==> flow/design.v <==
module gray_scale(
	input wire          clk_sys ,
	input wire          reset_sys,
	input wire          InVSYNC,
	input wire          InHSYNC,
	input wire          InEN,
	input wire [7:0]    InData,
	output              OutVSYNC,
	output              OutHSYNC,
	output              OutEN,
	output reg [7:0]    OutData
	);
parameter R_P = 16'b0000_0000_0100_1100 ;
parameter G_P = 16'b0000_0000_1001_0111 ;
parameter B_P = 16'b0000_0000_0001_1100 ;
reg [7:0] r;
reg [7:0] g;
wire [23:0] r_out;
wire [23:0] g_out;
wire [23:0] b_out;
reg [1:0] cnt ;
always@(posedge clk_sys or negedge reset_sys) begin
	if(!reset_sys)
		cnt <= 'd0;
	else if (cnt == 'd2 && InEN)
		cnt <= 'd0 ;
	else if(InEN) 
		cnt <= cnt + 'd1 ;
end
mult_16_8 U0(
.a_16b 			(R_P),
.b_8b 			(r),
.c 	            (r_out)
);
always@(posedge clk_sys or negedge reset_sys)begin
	if(!reset_sys)
		r <= 'd0;
	else if(cnt == 'd0)
		r <= InData;
	else 
		r <= r ;
end
mult_16_8 U1(
.a_16b 			(G_P),
.b_8b 			(g  ),
.c 	            (g_out)
);
always@(posedge clk_sys or negedge reset_sys)begin
	if(!reset_sys)
		g <= 'd0;
	else if(cnt == 'd1)
		g <= InData;
	else 
		g <= g ;	
end
mult_16_8 U2(
.a_16b 			(B_P),
.b_8b 			(InData),
.c 	            (b_out)
);
always@(posedge clk_sys or negedge reset_sys)begin
	if(!reset_sys)
		OutData <= 'd0;
	else if(cnt == 'd2)
		OutData <= r_out[15:8]+g_out[15:8]+b_out[15:8];
	else 
		OutData <= OutData ;	
end
reg OutEN0,OutEN1,OutEN2 ;
assign OutEN = OutEN2 ;
always@(posedge clk_sys or negedge reset_sys)begin
	if(!reset_sys) begin
		OutEN0 <= 'd0;
		OutEN1 <= 'd0 ;
		OutEN2 <= 'd0 ;
	end
	else begin 
		OutEN0 <= InEN ;
		OutEN1 <= OutEN0 ;
		OutEN2 <= OutEN1 ;
	end
end
reg OutVSYNC0,OutVSYNC1,OutVSYNC2 ;
assign OutVSYNC = OutVSYNC2 ;
always@(posedge clk_sys or negedge reset_sys)begin
	if(!reset_sys) begin
		OutVSYNC0 <= 'd0;
		OutVSYNC1 <= 'd0 ;
		OutVSYNC2 <= 'd0 ;
	end
	else begin 
		OutVSYNC0 <= InVSYNC ;
		OutVSYNC1 <= OutVSYNC0 ;
		OutVSYNC2 <= OutVSYNC1 ;
	end
end
reg OutHSYNC0,OutHSYNC1,OutHSYNC2 ;
assign OutHSYNC = OutHSYNC2 ;
always@(posedge clk_sys or negedge reset_sys)begin
	if(!reset_sys) begin
		OutHSYNC0 <= 'd0;
		OutHSYNC1 <= 'd0 ;
		OutHSYNC2 <= 'd0 ;
	end
	else begin 
		OutHSYNC0 <= InHSYNC ;
		OutHSYNC1 <= OutHSYNC0 ;
		OutHSYNC2 <= OutHSYNC1 ;
	end
end
endmodule
`timescale 1ns / 1ps
module mult_16_8(
        input wire [15:0]   a_16b ,
        input wire [7:0]    b_8b  ,
        output wire [23:0]  c   
    );
    wire [23:0] PP[7:0];
    assign PP[0] = b_8b[0]?{8'b0,a_16b}:24'b0;
    assign PP[1] = b_8b[1]?{7'b0,a_16b,1'b0}:24'b0;
    assign PP[2] = b_8b[2]?{6'b0,a_16b,2'b0}:24'b0;
    assign PP[3] = b_8b[3]?{5'b0,a_16b,3'b0}:24'b0;
    assign PP[4] = b_8b[4]?{4'b0,a_16b,4'b0}:24'b0;
    assign PP[5] = b_8b[5]?{3'b0,a_16b,5'b0}:24'b0;
    assign PP[6] = b_8b[6]?{2'b0,a_16b,6'b0}:24'b0;
    assign PP[7] = b_8b[7]?{1'b0,a_16b,7'b0}:24'b0;    
    assign c = PP[0] + PP[1] + PP[2] + PP[3] + PP[4] + PP[5] + PP[6] + PP[7];
endmodule
Step by step through the tools: gray_scale

The steps from the RTL of gray_scale to its reports follow in flow order.
Line numbers count from 1 in the design file above.
Operators carry their Yosys type and port widths (W data, S select, Z words).
Cell names lack the library's common part.
Not given: -

Top module: gray_scale
Clock port: clk_sys
Cell library: sky130hd
Corner: tt_025C_1v80

After elaboration

Counts by Yosys on the flattened word-level netlist (proc, flatten, opt, wreduce; memories kept). Register bits leave out memories and registers merged into their read ports (data or address). Print and check cells are left out. Cells with the same type and inputs are merged into one.

Register bits after elaboration: 35
Input port bits: 13
Elaborated cells: 68

Add/subtract/negate cells: 24
Equal/unequal tests: 2
Muxes and demuxes: 26
Reduce/logical cells: 3

Operator list:

| operator              | count |
| $add A16 B10 Y16      | 3 |
| $add A16 B11 Y16      | 3 |
| $add A16 B12 Y16      | 3 |
| $mux W12              | 3 |
| $mux W11              | 3 |
| $add A16 B13 Y16      | 2 |
| $add A16 B14 Y16      | 2 |
| $add A16 B9 Y16       | 2 |
| $mux W10              | 3 |
| $mux W14              | 2 |
| $mux W9               | 3 |
| $mux W13              | 2 |
| $mux W8               | 3 |
| $add A16 B15 Y16      | 1 |
| $add A16 B7 Y16       | 1 |
| $add A16 B8 Y16       | 1 |
| $add A8 B8 Y8         | 2 |
| $mux W15              | 1 |
| $mux W7               | 2 |
| $add A8 B9 Y10        | 1 |
| $add A7 B8 Y9         | 1 |
| $add A5 B6 Y7         | 1 |
| $mux W6               | 1 |
| $mux W5               | 1 |
| $mux W2               | 2 |
| $add A2 B1 Y2 const B | 1 |
| $eq A2 B1 Y1 const B  | 1 |
| $eq A2 B2 Y1 const B  | 1 |

Not listed: further kinds 3, cells in them 3.

Longest topological paths

Yosys ltp: most cells in a row. Word level: on the elaborated netlist, between registers, memories and ports. Mapped: between sequential cells and ports; inverters and the memories' decode and read muxes count.

Depth after elaboration: 10
ABC_AREA: 1
Gate-level depth with buffers: 32
Depth with buffers taken out: 32

Synthesis result

Yosys stat after the flow's synthesis: flattened, memories mapped to cells. It holds for the ABC_AREA given above (unset counts as 0); a run with the other value may have another netlist.

Cell types:

| cell type | count | total area (µm²) |
| dfrtp_1   | 35    | 875.84 |
| fa_1      | 33    | 660.634 |
| ha_1      | 47    | 588.064 |
| nand2_1   | 105   | 394.128 |
| inv_1     | 82    | 307.795 |
| a21oi_1   | 23    | 115.11 |
| xor2_1    | 10    | 87.584 |
| o21ai_0   | 16    | 80.077 |
| nor2_1    | 20    | 75.072 |
| nand3_1   | 14    | 70.067 |
| nand4_1   | 6     | 37.536 |
| o21ai_2   | 3     | 26.275 |
| nand2_2   | 4     | 25.024 |
| a21o_1    | 3     | 22.522 |
| nand3b_1  | 3     | 22.522 |
| nor2_4    | 2     | 22.522 |
| a31oi_1   | 3     | 18.768 |
| xnor2_1   | 2     | 17.517 |

Other cell types: 13; their cells: 16.

Standard cells after synthesis: 427
Synthesis area: 0.0035622 mm²
Area of sequential cells: 0.0008758 mm²
Mapped flip-flops: 35
Buffers: 2

Path before layout

Path of least setup slack by OpenSTA after synthesis, without wires, with an ideal clock, recovery checks aside; 20% of the period is set as input and as output delay. Where synthesis merged equal registers, the netlist keeps one of their names.

Kind: input-to-reg
Start point: input port InData[2]
End point: register OutData[7]
Period: 7.25 ns
External input delay: 1.450 ns
Time at the first pin: 1.450 ns
Arrival: 4.902 ns
Slack: 2.230 ns
Delay of the path: 3.569 ns
Stages: 21
Buffers on the path: 0
Synthesis period reached: 5.02 ns

"delay of the path" = arrival - input delay + setup time.
"stages" counts driving pins, that of a launching flip-flop among them; a cell with two outputs on the path counts twice.
"synthesis period reached" is the clock period less the worst setup slack; recovery checks do not enter. This is arithmetic on one report: input and output delays are still those of the set period (20% each).
Between the ends stands the longest chain of elaborated cells between them, by number of cells; it is not shown to be the way that was timed. Of several equally long chains one is given.
A line is the first line of the expression or statement that the cell stems from. Yosys adds cells for indexed reads and writes and turns some case tables into memories.
A register here has more assigning lines than the two given.

Cells stage by stage: inv_1 -> fa_1 -> inv_1 -> fa_1 -> ha_1 -> nand4_1 -> o21ai_2 -> a21oi_1 -> xor2_1 -> inv_1 -> fa_1 -> ha_1 -> fa_1 -> nand3_1 -> nand3_1 -> nand2_1 -> nand2_1 -> inv_1 -> nand2_1 -> nand3_1 -> nand2_1
Length of the longest elaborated chain: 8
Elaborated cells on any way between the ends: 8
RTL lines with such cells: 3
Those cells by class: add/sub (7); mux (1)

Ends and longest elaborated chain, post-synthesis:

| what             | RTL line | RTL |
| from (decl)      | 7        | `input wire [7:0] InData,` |
| $mux W7          | 121      | `assign PP[2] = b_8b[2]?{6'b0,a_16b,2'b0}:24'b0;` |
| $add A16 B7 Y16  | 127      | `assign c = PP[0] + PP[1] + PP[2] + PP[3] + PP[4] + PP[5] + PP[6] + PP[7];` |
| $add A16 B8 Y16  | 127      |  |
| $add A16 B9 Y16  | 127      |  |
| $add A16 B10 Y16 | 127      |  |
| $add A16 B11 Y16 | 127      |  |
| $add A16 B12 Y16 | 127      |  |
| $add A8 B8 Y8    | 65       | `OutData <= r_out[15:8]+g_out[15:8]+b_out[15:8];` |
| to (assign)      | 65       |  |
| to (assign)      | 67       | `OutData <= OutData ;` |
| to (decl)        | 11       | `output reg [7:0] OutData` |

Timing after layout

Path of least setup slack in the final report of stored run 1 (OpenROAD, finished layout, wires in). Where an end is a register, its clock arrival counts in the times.

Kind: input-to-reg
Start point: input port InData[3]
End point: register OutData[7]
Period: 9.3 ns
External input delay: 1.86 ns
Time at the first pin: 1.86 ns
Arrival: 6.16 ns
Slack: 3.32 ns
Stages: 22
Buffers on the path: 1

Between the ends stands the longest chain of elaborated cells between them, by number of cells; it is not shown to be the way that was timed. Of several equally long chains one is given.
A register here has more assigning lines than the two given.

Cells stage by stage: clkdlybuf4s50_1 -> inv_1 -> fa_1 -> inv_1 -> fa_1 -> ha_1 -> nand4_1 -> o21ai_2 -> a21oi_1 -> xor2_1 -> inv_1 -> fa_1 -> ha_1 -> fa_1 -> nand3_1 -> nand3_1 -> nand2_1 -> nand2_1 -> inv_1 -> nand2_1 -> nand3_1 -> nand2_1
Length of the longest elaborated chain: 7
Elaborated cells on any way between the ends: 7
RTL lines with such cells: 3
Those cells by class: add/sub (6); mux (1)

Ends and longest elaborated chain, after layout:

| what             | RTL line | RTL |
| from (decl)      | 7        | `input wire [7:0] InData,` |
| $mux W8          | 122      | `assign PP[3] = b_8b[3]?{5'b0,a_16b,3'b0}:24'b0;` |
| $add A16 B8 Y16  | 127      | `assign c = PP[0] + PP[1] + PP[2] + PP[3] + PP[4] + PP[5] + PP[6] + PP[7];` |
| $add A16 B9 Y16  | 127      |  |
| $add A16 B10 Y16 | 127      |  |
| $add A16 B11 Y16 | 127      |  |
| $add A16 B12 Y16 | 127      |  |
| $add A8 B8 Y8    | 65       | `OutData <= r_out[15:8]+g_out[15:8]+b_out[15:8];` |
| to (assign)      | 65       |  |
| to (assign)      | 67       | `OutData <= OutData ;` |
| to (decl)        | 11       | `output reg [7:0] OutData` |

Memo
Re: implementation data of gray_scale

Stored flow runs of gray_scale (2 of them; Yosys, OpenROAD, sky130hd). They differ in their settings and are not a sequence. Constraints: input delay and output delay 20% of the set period each, output load 0.01 pF.
"period achieved" is the run's clock period less its worst setup slack. It is reckoned from that one timing run; input and output delays stay at 20% of the period that was set.
By "worst path time" is meant the share of the clock period that the worst setup path is allowed (20% is reserved at inputs, 20% at outputs), minus its slack. Clock arrival times at its registers enter into it.
A setting shown as - is not set for that run.

| name                                         | stored run 1 | stored run 2 |
| period_ns                                    | 9.3          | 6.7          |
| CORE_UTILIZATION                             | 21           | 51           |
| SETUP_SLACK_MARGIN                           | 2.74         | -            |
| PLACE_DENSITY_LB_ADDON                       | 0.07         | -            |
| CELL_PAD_IN_SITES_GLOBAL_PLACEMENT           | 1            | -            |
| ABC_AREA                                     | 1            | -            |
| GPL_ROUTABILITY_DRIVEN                       | 0            | -            |
| CTS_CLUSTER_SIZE                             | 78           | -            |
| CTS_CLUSTER_DIAMETER                         | 262          | -            |
| MAX_ROUTING_LAYER                            | met4         | -            |
| CAP_MARGIN                                   | 20           | 20           |
| CORE_MARGIN                                  | 2            | 2            |
| SLEW_MARGIN                                  | 20           | 20           |
| chip area after synthesis (Yosys) (mm²)      | 0.0035622    | 0.0031405    |
| overall die area (mm²)                       | 0.0180204    | 0.0068013    |
| standard-cell area of the final layout (mm²) | 0.0042053    | 0.0035997    |
| utilization after layout (%)                 | 25.4         | 60.8         |
| worst setup slack after layout (ns)          | 3.320        | 0.670        |
| sum of negative setup slack (ns)             | 0.000        | 0.000        |
| worst hold slack in the final report (ns)    | 0.349        | 0.351        |
| period achieved (ns)                         | 5.980        | 6.030        |
| worst path time (ns)                         | 4.12         | 4.69         |
| critical path kind                           | input-to-reg | input-to-reg |
